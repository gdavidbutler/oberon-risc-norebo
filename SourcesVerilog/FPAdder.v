==> flow/design.v <==
`timescale 1ns / 1ps   
module FPAdder(
  input clk, run, u, v,
  input [31:0] x, y,
  output stall,
  output [31:0] z);
reg [1:0] State;
wire xs, ys, xn, yn;   
wire [7:0] xe, ye;
wire [24:0] xm, ym;
wire [8:0] dx, dy, e0, e1;
wire [7:0] sx, sy;   
wire [1:0] sx0, sx1, sy0, sy1;
wire sxh, syh;
wire [24:0] x0, x1, x2, y0, y1, y2;
reg [24:0] x3, y3;
reg [26:0] Sum;
wire [26:0] s;
wire z24, z22, z20, z18, z16, z14, z12, z10, z8, z6, z4, z2;
wire [4:0] sc;   
wire [1:0] sc0, sc1;
wire [24:0] t1, t2;
reg [24:0] t3;
assign xs = x[31];   
assign xe = u ? 8'h96 : x[30:23];   
assign xm = {~u|x[23], x[22:0], 1'b0};   
assign xn = (x[30:0] == 0);
assign ys = y[31];   
assign ye = y[30:23];   
assign ym = {~u&~v, y[22:0], 1'b0};   
assign yn = (y[30:0] == 0);
assign dx = xe - ye;
assign dy = ye - xe;
assign e0 = (dx[8]) ? ye : xe;
assign sx = dy[8] ? 0 : dy;
assign sy = dx[8] ? 0 : dx;
assign sx0 = sx[1:0];
assign sx1 = sx[3:2];
assign sy0 = sy[1:0];
assign sy1 = sy[3:2];
assign sxh = sx[7] | sx[6] | sx[5];
assign syh = sy[7] | sy[6] | sy[5];
assign x0 = xs&~u ? -xm : xm;
assign x1 = (sx0 == 3) ? {{3{xs}}, x0[24:3]} :
  (sx0 == 2) ? {{2{xs}}, x0[24:2]} : (sx0 == 1) ? {xs, x0[24:1]} : x0;
assign x2 = (sx1 == 3) ? {{12{xs}}, x1[24:12]} :
  (sx1 == 2) ? {{8{xs}}, x1[24:8]} : (sx1 == 1) ? {{4{xs}}, x1[24:4]} : x1;
always @ (posedge(clk))
  x3 <= sxh ? {25{xs}} : (sx[4] ? {{16{xs}}, x2[24:16]} : x2);
assign y0 = ys&~u ? -ym : ym;
assign y1 = (sy0 == 3) ? {{3{ys}}, y0[24:3]} :
  (sy0 == 2) ? {{2{ys}}, y0[24:2]} : (sy0 == 1) ? {ys, y0[24:1]} : y0;
assign y2 = (sy1 == 3) ? {{12{ys}}, y1[24:12]} :
  (sy1 == 2) ? {{8{ys}}, y1[24:8]} : (sy1 == 1) ? {{4{ys}}, y1[24:4]} : y1;
always @ (posedge(clk))
	y3 <= syh ? {25{ys}} : (sy[4] ? {{16{ys}}, y2[24:16]} : y2);
always @ (posedge(clk)) Sum <= {xs, xs, x3} + {ys, ys, y3};
assign s = (Sum[26] ? -Sum : Sum) + 1;
assign z24 = ~s[25] & ~ s[24];
assign z22 = z24 & ~s[23] & ~s[22];
assign z20 = z22 & ~s[21] & ~s[20];
assign z18 = z20 & ~s[19] & ~s[18];
assign z16 = z18 & ~s[17] & ~s[16];
assign z14 = z16 & ~s[15] & ~s[14];
assign z12 = z14 & ~s[13] & ~s[12];
assign z10 = z12 & ~s[11] & ~s[10];
assign z8 = z10 & ~s[9] & ~s[8];
assign z6 = z8 & ~s[7] & ~s[6];
assign z4 = z6 & ~s[5] & ~s[4];
assign z2 = z4 & ~s[3] & ~s[2];
assign sc[4] = z10;   
assign sc[3] = z18 & (s[17] | s[16] | s[15] | s[14] | s[13] | s[12] | s[11] | s[10])
      | z2;
assign sc[2] = z22 & (s[21] | s[20] | s[19] | s[18])
      | z14 & (s[13] | s[12] | s[11] | s[10])
      | z6 & (s[5] | s[4] | s[3] | s[2]);
assign sc[1] = z24 & (s[23] | s[22])
      | z20 & (s[19] | s[18])
      | z16 & (s[15] | s[14])
      | z12 & (s[11] | s[10])
      | z8 & (s[7] | s[6])
      | z4 & (s[3] | s[2]);
assign sc[0] = ~s[25] & s[24]
      | z24 & ~s[23] & s[22]
      | z22 & ~s[21] & s[20]
      | z20 & ~s[19] & s[18]
      | z18 & ~s[17] & s[16]
      | z16 & ~s[15] & s[14]
      | z14 & ~s[13] & s[12]
      | z12 & ~s[11] & s[10]
      | z10 & ~s[9] & s[8]
      | z8 & ~s[7] & s[6]
      | z6 & ~s[5] & s[4]
      | z4 & ~s[3] & s[2];
assign e1 = e0 - sc + 1;
assign sc0 = sc[1:0];
assign sc1 = sc[3:2];
assign t1 = (sc0 == 3) ? {s[22:1], 3'b0} :
  (sc0 == 2) ? {s[23:1], 2'b0} : (sc0 == 1) ? {s[24:1], 1'b0} : s[25:1];
assign t2 = (sc1 == 3) ? {t1[12:0], 12'b0} :
  (sc1 == 2) ? {t1[16:0], 8'b0} : (sc1 == 1) ? {t1[20:0], 4'b0} : t1;
always @ (posedge(clk)) t3 <= sc[4] ? {t2[8:0], 16'b0} : t2;
assign stall = run & ~(State == 3);
always @ (posedge(clk)) State <= run ? State + 1 : 0;
assign z = v ? {{7{Sum[26]}}, Sum[25:1]} :   
    xn ? (u|yn ? 0 : y) :    
    yn ? x :
    ((t3 == 0) | e1[8]) ? 0 : 
	 {Sum[26], e1[7:0], t3[23:1]};
endmodule
Step by step through the tools: FPAdder
The steps from the RTL of FPAdder to its reports follow in flow order.
Line numbers count from 1 in the design file above.
Cell names lack the library's common part.
The mark - stands for no value.
- top: FPAdder
- clock: clk
- standard-cell library: sky130hd
- library corner: tt_025C_1v80

Elaborated design
Counts by Yosys on the flattened word-level netlist (proc, flatten, opt, wreduce; memories kept). Register bits leave out memories and registers merged into their read ports (data or address). Print and check cells are left out. Cells with the same type and inputs are merged into one.
- register bits: 104
- noted input bits: 68
- noted output and inout bits: 33
- noted word-level cells: 197
- noted add/subtract/negate cells: 10
- equal/unequal tests at 19
- mux-type cells at 35
- bitwise operators at 124
- reductions and logical operators at 3
- operators with widths (operator ; number):
    25-bit 2-to-1 mux ; 25
    32-bit 2-to-1 mux ; 5
    31-bit zero test ; 2
    25-bit negation ; 2
    1-bit bitwise AND ; 49
    1-bit bitwise OR ; 48
    8-bit 2-to-1 mux ; 4
    1-bit NOT ; 27
    26-bit by 26-bit adder with 27-bit output ; 1
    2-bit == test (second input constant) ; 13
    26-bit by 1-bit adder with 26-bit output (second input constant) ; 1
    26-bit negation ; 1
    26-bit 2-to-1 mux ; 1
    25-bit zero test ; 1
    8-bit by 8-bit subtractor with 9-bit output ; 2
    2-bit by 1-bit == test with 1-bit output (second input constant) ; 6
    8-bit by 5-bit subtractor with 9-bit output ; 1
    9-bit by 2-bit adder with 9-bit output (second input constant) ; 1
    2-bit by 1-bit adder with 2-bit output (second input constant) ; 1

Longest topological paths
Yosys ltp: most cells in a row. Word level: on the elaborated netlist, between registers, memories and ports. Mapped: between sequential cells and ports; inverters and the memories' decode and read muxes count.
- word-level depth: 36
- ABC_AREA: 0
- gate-level depth with buffers: 33
- depth with buffers taken out at 29

Netlist
Yosys stat after the flow's synthesis: flattened, memories mapped to cells. It holds for the ABC_AREA given above (unset counts as 0); a run with the other value may have another netlist.
- cell types (cell type ; number ; area in all (sq um)):
    dfxtp_1 ; 104 ; 2.08E+03
    nor2_1 ; 229 ; 859.574
    o21ai_0 ; 158 ; 790.758
    ha_1 ; 59 ; 738.208
    xnor2_1 ; 80 ; 700.672
    a21oi_1 ; 137 ; 685.658
    nand2_1 ; 168 ; 630.605
    xor2_1 ; 57 ; 499.229
    mux2i_1 ; 40 ; 400.384
    a22oi_1 ; 47 ; 352.838
    clkbuf_1 ; 79 ; 296.534
    o221ai_1 ; 31 ; 271.51
    nor3_1 ; 52 ; 260.25
    inv_1 ; 64 ; 240.23
    o31ai_1 ; 26 ; 195.187
    a221o_1 ; 18 ; 180.173
    o22ai_1 ; 27 ; 168.912
    a211oi_1 ; 22 ; 165.158
Not listed: further types 101, cells in them 446.
- cells in the netlist at 1844
- cell area after synthesis: 13218.9 sq um
- area of sequential cells: 2082.0 sq um
- noted mapped flip-flops: 104
- noted buffers: 109

Timing after synthesis
Path of least setup slack by OpenSTA after synthesis, without wires, with an ideal clock, recovery checks aside; 20% of the period is set as input and as output delay. Where synthesis merged equal registers, the netlist keeps one of their names.
- path type: input -> output
- from: input port u
- to: output port z[2]
- period at 11.4 ns
- noted external input delay: 2.280 ns
- noted output delay: 2.280 ns
- launch time at the first pin at 2.280 ns
- noted arrival time: 8.460 ns
- required time at 9.120 ns
- noted slack: 0.660 ns
- delay of the path at 6.180 ns
- stages at 31
- noted path buffers: 7
- synthesis period reached: 10.74 ns
"delay of the path" = arrival - input delay + setup time.
A path that ends at an output port has no setup time.
"stages" counts driving pins, that of a launching flip-flop among them; a cell with two outputs on the path counts twice.
"synthesis period reached" = period - worst setup slack (recovery checks aside). The figure is calculated, with input and output delays left at 20% of the set period.
Between the ends stands the longest chain of elaborated cells between them, by number of cells; it is not shown to be the way that was timed. Of several equally long chains one is given.
Each line given opens the expression or statement behind the cell; cells for indexed reads and writes are added by Yosys, which also makes memories of some case tables.
- path through: clkbuf_1 -> nor2_1 -> inv_1 -> ha_1 -> clkbuf_1 -> nor2b_1 -> o21ai_0 -> a21boi_0 -> o21ai_0 -> a21boi_0 -> o21a_1 -> nor2_1 -> clkbuf_1 -> clkbuf_1 -> buf_1 -> clkbuf_1 -> o21ai_0 -> ha_1 -> ha_1 -> a21o_1 -> a21o_1 -> a21oi_1 -> o21bai_1 -> a21oi_1 -> xnor2_1 -> nor3_1 -> clkbuf_1 -> a22oi_1 -> nor2_1 -> a21oi_1 -> o21ai_0
- cells in the longest elaborated chain: 10
- elaborated cells on any way between the ends at 12
- source lines of those cells: 8
- classes of those cells: add/sub: 3; mux: 7; logic: 2
- RTL lines, path post-synthesis (item ; RTL line ; RTL):
    start, declared ; 3 ; input clk, run, u, v,
    8-bit 2-to-1 mux ; 25 ; assign xe = u ? 8'h96 : x[30:23];
    8-bit by 8-bit subtractor with 9-bit output ; 32 ; assign dx = xe - ye;
    8-bit 2-to-1 mux ; 34 ; assign e0 = (dx[8]) ? ye : xe;
    8-bit by 5-bit subtractor with 9-bit output ; 95 ; assign e1 = e0 - sc + 1;
    9-bit by 2-bit adder with 9-bit output ; 95 ;
    1-bit bitwise OR ; 108 ; ((t3 == 0) | e1[8]) ? 0 :
    32-bit 2-to-1 mux ; 108 ;
    32-bit 2-to-1 mux ; 107 ; yn ? x :
    32-bit 2-to-1 mux ; 106 ; xn ? (u|yn ? 0 : y) :
    32-bit 2-to-1 mux ; 105 ; assign z = v ? {{7{Sum[26]}}, Sum[25:1]} :
    end, declared ; 6 ; output [31:0] z);

Timing after layout
From the final timing report of job 1: the path of least setup slack in the routed layout; clock arrival at registers is part of the times.
- path type: input -> output
- from: input port u
- to: output port z[13]
- period at 12.0 ns
- noted external input delay: 2.40 ns
- noted output delay: 2.40 ns
- launch time at the first pin at 2.40 ns
- noted arrival time: 8.99 ns
- required time at 9.60 ns
- noted slack: 0.61 ns
- stages at 28
- noted path buffers: 2
Between the ends stands the longest chain of elaborated cells between them, by number of cells; it is not shown to be the way that was timed. Of several equally long chains one is given.
- path through: clkdlybuf4s50_1 -> nand2b_1 -> ha_1 -> fa_1 -> nor2b_1 -> o21ai_0 -> a21boi_0 -> o21ai_0 -> a21boi_0 -> o21ai_0 -> nand2_1 -> nor2_1 -> a21oi_1 -> ha_1 -> ha_1 -> a21o_1 -> a21o_1 -> a21o_1 -> a21oi_1 -> o21bai_1 -> a21oi_1 -> xnor2_1 -> nor2_1 -> a22oi_1 -> nor2_1 -> a21oi_1 -> o21ai_0 -> clkdlybuf4s50_1
- cells in the longest elaborated chain: 10
- elaborated cells on any way between the ends at 12
- source lines of those cells: 8
- classes of those cells: add/sub: 3; mux: 7; logic: 2
- RTL lines, path post-layout (item ; RTL line ; RTL):
    start, declared ; 3 ; input clk, run, u, v,
    8-bit 2-to-1 mux ; 25 ; assign xe = u ? 8'h96 : x[30:23];
    8-bit by 8-bit subtractor with 9-bit output ; 32 ; assign dx = xe - ye;
    8-bit 2-to-1 mux ; 34 ; assign e0 = (dx[8]) ? ye : xe;
    8-bit by 5-bit subtractor with 9-bit output ; 95 ; assign e1 = e0 - sc + 1;
    9-bit by 2-bit adder with 9-bit output ; 95 ;
    1-bit bitwise OR ; 108 ; ((t3 == 0) | e1[8]) ? 0 :
    32-bit 2-to-1 mux ; 108 ;
    32-bit 2-to-1 mux ; 107 ; yn ? x :
    32-bit 2-to-1 mux ; 106 ; xn ? (u|yn ? 0 : y) :
    32-bit 2-to-1 mux ; 105 ; assign z = v ? {{7{Sum[26]}}, Sum[25:1]} :
    end, declared ; 6 ; output [31:0] z);

# Flow runs of FPAdder

Measured data: module FPAdder, platform sky130hd, 2 stored runs of the flow under differing settings, order arbitrary. Input and output delays are each 20% of the period that was set; the output load is 0.01 pF.
"clock period reached" = clock period - worst setup slack. The figure is calculated, with input and output delays left at 20% of the set period.
"time on the worst setup path" is the time allowed to the run's worst setup path (the clock period less input and output delay, where it has them) less its slack. Clock arrival times count: a late capture clock shortens it, a late launch clock lengthens it.
"overall power" is the tool's figure for a default switching activity; nothing was simulated.

Job 1
Settings were period_ns = 12.0; SETUP_SLACK_MARGIN = -0.0; CAP_MARGIN = 20; CORE_MARGIN = 2; CORE_UTILIZATION = 40; SLEW_MARGIN = 20
- clock period reached: 11.386 ns
- total negative slack at 0.000 ns
- overall power: 3788 uW
- noted the area of the synthesized netlist: 13218.9 sq um
- noted the setup slack of the worst path: 0.614 ns
- worst-case hold slack: 0.436 ns
- noted the standard-cell area after layout: 14667.8 sq um
- die outline area: 34517.9 sq um
- utilization after routing: 0.451
- time on the worst setup path at 6.59 ns
- worst path kind: input -> output

Job 2
Settings were period_ns = 12.3; CORE_UTILIZATION = 22; SETUP_SLACK_MARGIN = 3.19; PLACE_DENSITY = 0.75; CORE_MARGIN = 6; ABC_AREA = 1; GPL_ROUTABILITY_DRIVEN = 1; CAP_MARGIN = 20; SLEW_MARGIN = 20
- overall power: 4117 uW
- noted the standard-cell area after layout: 16031.6 sq um
- noted the setup slack of the worst path: 3.162 ns
- time on the worst setup path at 4.22 ns
- worst path kind: input -> output
- clock period reached: 9.138 ns
- utilization after routing: 0.277
- worst-case hold slack: 0.421 ns
- total negative slack at 0.000 ns
- noted the area of the synthesized netlist: 12901.1 sq um
- die outline area: 64597.3 sq um
